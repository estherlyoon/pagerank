==> flow/design.v <==
module HullFIFO #(
	parameter TYPE = 0,
	parameter WIDTH = 64,
	parameter LOG_DEPTH = 1
) (
	input clock,
	input reset_n,
	input wrreq,
	input [WIDTH-1:0] data,
	output full,
	input rdreq,
	output [WIDTH-1:0] q,
	output empty
);
wire clk = clock;
wire rst = ~reset_n;
wire [WIDTH-1:0] din = data;
wire [WIDTH-1:0] dout;
assign q = dout;
reg [WIDTH-1:0] mem [(1<<LOG_DEPTH)-1:0];
reg [LOG_DEPTH-1:0] wr_ptr = 0;
reg [LOG_DEPTH-1:0] rd_ptr = 0;
reg [LOG_DEPTH:0] size = 0;
wire full_ = size[LOG_DEPTH];
wire empty_ = size == 0;
assign full = full_;
assign empty = empty_;
assign dout = mem[rd_ptr];
always @(posedge clk) begin
	if (rst) begin
		wr_ptr <= 0;
		rd_ptr <= 0;
		size <= 0;
	end else begin
		if (rdreq && !empty_ && wrreq && !full_) begin
		end else if (rdreq && !empty_) begin
			size <= size - 1;
		end else if (wrreq && !full_) begin
			size <= size + 1;
		end
		if (rdreq && !empty_) begin
			rd_ptr <= rd_ptr + 1;
		end
		if (wrreq && !full_) begin
			mem[wr_ptr] <= din;
			wr_ptr <= wr_ptr + 1;
		end
	end
end
endmodule
======== Step by step through the tools: HullFIFO ========
What the tools print for HullFIFO, step after step.
Line numbers count from 1 in the design file above.
Operators carry their Yosys type and port widths (W data, S select, Z words).
The mark - stands for no value.
inputs
  top module .............................. HullFIFO
  clock ................................... clock
  library ................................. sky130hd
  library corner .......................... tt_025C_1v80

======== Word level ========
Yosys after proc, flatten, opt, wreduce and memory -nomap, before mapping. Memory bits, and registers merged into a memory's read port (data or address), are not among the register bits. Print and check cells are not counted. Equal cells are merged and count once.
Memory sizes are those after Yosys's memory passes, which may raise the word count (mostly to a power of two), join words into wider ones and drop unused or constant bits.
word-level totals
  flip-flop bits (word level) ............. 4
  memory bits (writable) .................. 128
  memories ................................ 1
  input port bits ......................... 68
  output and inout port bits .............. 66
  elaborated cells ........................ 26
memory list
  name  depth  bits a word  rd ports  write ports  RTL line  source
  mem   2      64           1         1            20        reg [WIDTH-1:0] mem [(1<<LOG_DEPTH)-1:0];
operators by class
  add/sub/neg operators ................... 4
  muxes and demuxes ....................... 8
  bitwise gates (word level) .............. 1
  reductions and logical operators ........ 9
operators with widths
  cell                   number
  $mux W64               2
  $logic_and A1 B1 Y1    4
  $mux W2                2
  $mux W1                4
  $add A1 B1 Y1 const B  2
  $logic_not A1 Y1       2
  $add A2 B1 Y2 const B  1
  $sub A2 B1 Y2 const B  1
  $logic_not A2 Y1       1
  $reduce_and A2 Y1      1
  $reduce_bool A2 Y1     1
  $not A1 Y1             1

======== Depth ========
Depth = most cells in a row (Yosys ltp): at word level without a register or memory, in the mapped netlist without a sequential cell, where the memories' decode and read muxes count.
logic depth
  depth after elaboration ................. 7
  ABC_AREA ................................ 0
  depth in mapped cells ................... 3
  mapped depth without buffers ............ 3

======== Mapped cells and area ========
Source: synth_stat.txt of the flow (Yosys; design flattened, memories mapped). It holds for the ABC_AREA given above (unset counts as 0); a run with the other value may have another netlist.
The area totals of this step are shown rounded.
cells by type
  type                       number
  sky130_fd_sc_hd__edfxtp_1  128
  sky130_fd_sc_hd__mux2_4    50
  sky130_fd_sc_hd__mux2_2    14
  sky130_fd_sc_hd__dfxtp_1   4
  sky130_fd_sc_hd__buf_6     6
  sky130_fd_sc_hd__xor2_1    2
  sky130_fd_sc_hd__and2_1    2
  sky130_fd_sc_hd__a221oi_1  1
  sky130_fd_sc_hd__nor2b_2   1
  sky130_fd_sc_hd__xnor2_1   1
  sky130_fd_sc_hd__a21boi_0  1
  sky130_fd_sc_hd__nor2_1    2
  sky130_fd_sc_hd__nor3b_1   1
  sky130_fd_sc_hd__and3_1    1
  sky130_fd_sc_hd__nand2b_1  1
  sky130_fd_sc_hd__nor2b_1   1
  sky130_fd_sc_hd__buf_2     1
  sky130_fd_sc_hd__nand3_1   1
Not listed: further types 4, cells in them 4.
synthesis totals
  mapped cells ............................ 222
  chip area (Yosys) ....................... 5020 um2
  sequential part of the area ............. 3920 um2
  flip-flop cells ......................... 132
  buffer cells ............................ 7

======== Timing after synthesis ========
Source: OpenSTA report_checks on the synthesized netlist (no wires, ideal clock, input and output delay 20% of the period each), path of least setup slack; recovery checks are left aside. Register names are those of the netlist, which keeps one name where synthesis merged equal registers.
path after synthesis
  path kind ............................... in2reg
  start ................................... input port wrreq
  end ..................................... memory mem[0][0]
  clock period ............................ 3960 ps
  input delay ............................. 792 ps
  setup time .............................. 487 ps
  time at the first pin ................... 792 ps
  arrival time ............................ 3728 ps
  path slack .............................. -255 ps
  delay of the path ....................... 3423 ps
  driving pins on the path ................ 3
  synthesis period reached ................ 4215 ps
"delay of the path" is the arrival time less input delay plus setup time.
"driving pins on the path": output pins that drive a net of the path, with the launching flip-flop's if there is one; two outputs of one cell count as two.
"synthesis period reached" is the clock period less the worst setup slack; recovery checks do not enter. This is arithmetic on one report: input and output delays are still those of the set period (20% each).
The rows between start and end are the longest chain of elaborated cells between them; the timing report does not say that the signal goes this way. Where chains are equally long, one stands for them.
Each line given opens the expression or statement behind the cell; cells for indexed reads and writes are added by Yosys, which also makes memories of some case tables.
The path ends at the enable pin of a flip-flop; only ways to that pin are counted.
on the way, after synthesis
  cell sequence ........................... sky130_fd_sc_hd__nor2b_2 sky130_fd_sc_hd__nand2_1 sky130_fd_sc_hd__nor2_1
  length of the longest elaborated chain .. 3
  elaborated cells on any way between the ends .. 5
ends and longest elaborated chain, after synthesis
  item                 RTL line  source
  start, declared      8         input wrreq,
  $logic_and A1 B1 Y1  44        if (wrreq && !full_) begin
  $mux W1              44
  $mux W1              30        if (rst) begin
  end, declared        20        reg [WIDTH-1:0] mem [(1<<LOG_DEPTH)-1:0];

======== Timing after layout ========
Path of least setup slack in the final report of stored run 2 (OpenROAD, finished layout, wires in). Where an end is a register, its clock arrival counts in the times.
The report prints the path's times to 10 ps; the period is as set.
path after layout
  path kind ............................... reg2out
  start ................................... register rd_ptr
  end ..................................... output port q[62]
  clock period ............................ 3800 ps
  external output delay ................... 760 ps
  time at the first pin ................... 400 ps
  arrival time ............................ 2230 ps
  path slack .............................. 810 ps
  driving pins on the path ................ 4
The rows between start and end are the longest chain of elaborated cells between them; the timing report does not say that the signal goes this way. Where chains are equally long, one stands for them.
The chain passes a memory read, where the word-level depth is cut; so it can be longer than that depth.
on the way, after layout
  cell sequence ........................... sky130_fd_sc_hd__dfxtp_4 sky130_fd_sc_hd__buf_12 sky130_fd_sc_hd__mux2_2 sky130_fd_sc_hd__clkdlybuf4s50_1
  length of the longest elaborated chain .. 1
  elaborated cells on any way between the ends .. 1
ends and longest elaborated chain, after layout
  item             RTL line  source
  start, declared  22        reg [LOG_DEPTH-1:0] rd_ptr = 0;
  start, assigned  32        rd_ptr <= 0;
  start, assigned  42        rd_ptr <= rd_ptr + 1;
  $mem_v2 Z2 W64   20        reg [WIDTH-1:0] mem [(1<<LOG_DEPTH)-1:0];
  end, declared    12        output [WIDTH-1:0] q,

Hand-over note for HullFIFO

Measured data: module HullFIFO, platform sky130hd, 2 stored runs of the flow under differing settings, order arbitrary. Input and output delays are each 20% of the period that was set; the output load is 0.01 pF.
"worst setup path time" is the time allowed to the run's worst setup path (the clock period less input and output delay, where it has them) less its slack. Clock arrival times count: a late capture clock shortens it, a late launch clock lengthens it.
"worst setup path time" is known to 10 ps.
Results are given in rounded form.

---- stored run 1 ----
settings
  period_ns = 6.71
  CORE_UTILIZATION = 65
  PLACE_DENSITY_LB_ADDON = 0.21
  CORE_MARGIN = 9
  CELL_PAD_IN_SITES_DETAIL_PLACEMENT = 1
  CTS_CLUSTER_SIZE = 42
  SLEW_MARGIN = 40
  CAP_MARGIN = 20
results
  incomplete, placement halted on DPL-0033

---- stored run 2 ----
settings
  period_ns = 3.8
  CORE_UTILIZATION = 33
  SETUP_SLACK_MARGIN = 0.52
  CELL_PAD_IN_SITES_GLOBAL_PLACEMENT = 3
  CTS_CLUSTER_SIZE = 84
  CTS_CLUSTER_DIAMETER = 368
  MIN_ROUTING_LAYER = met1
  MAX_ROUTING_LAYER = met5
  CAP_MARGIN = 20
  CORE_MARGIN = 2
  SLEW_MARGIN = 20
results
  die outline area ........................ 16200 um2
  worst setup slack after layout .......... 806 ps
  mapped cell area after synthesis ........ 5020 um2
  standard-cell area after routing ........ 7160 um2
  utilization ............................. 47.6%
  worst setup path time ................... 2230 ps
  worst setup path type ................... reg2out

End of note.
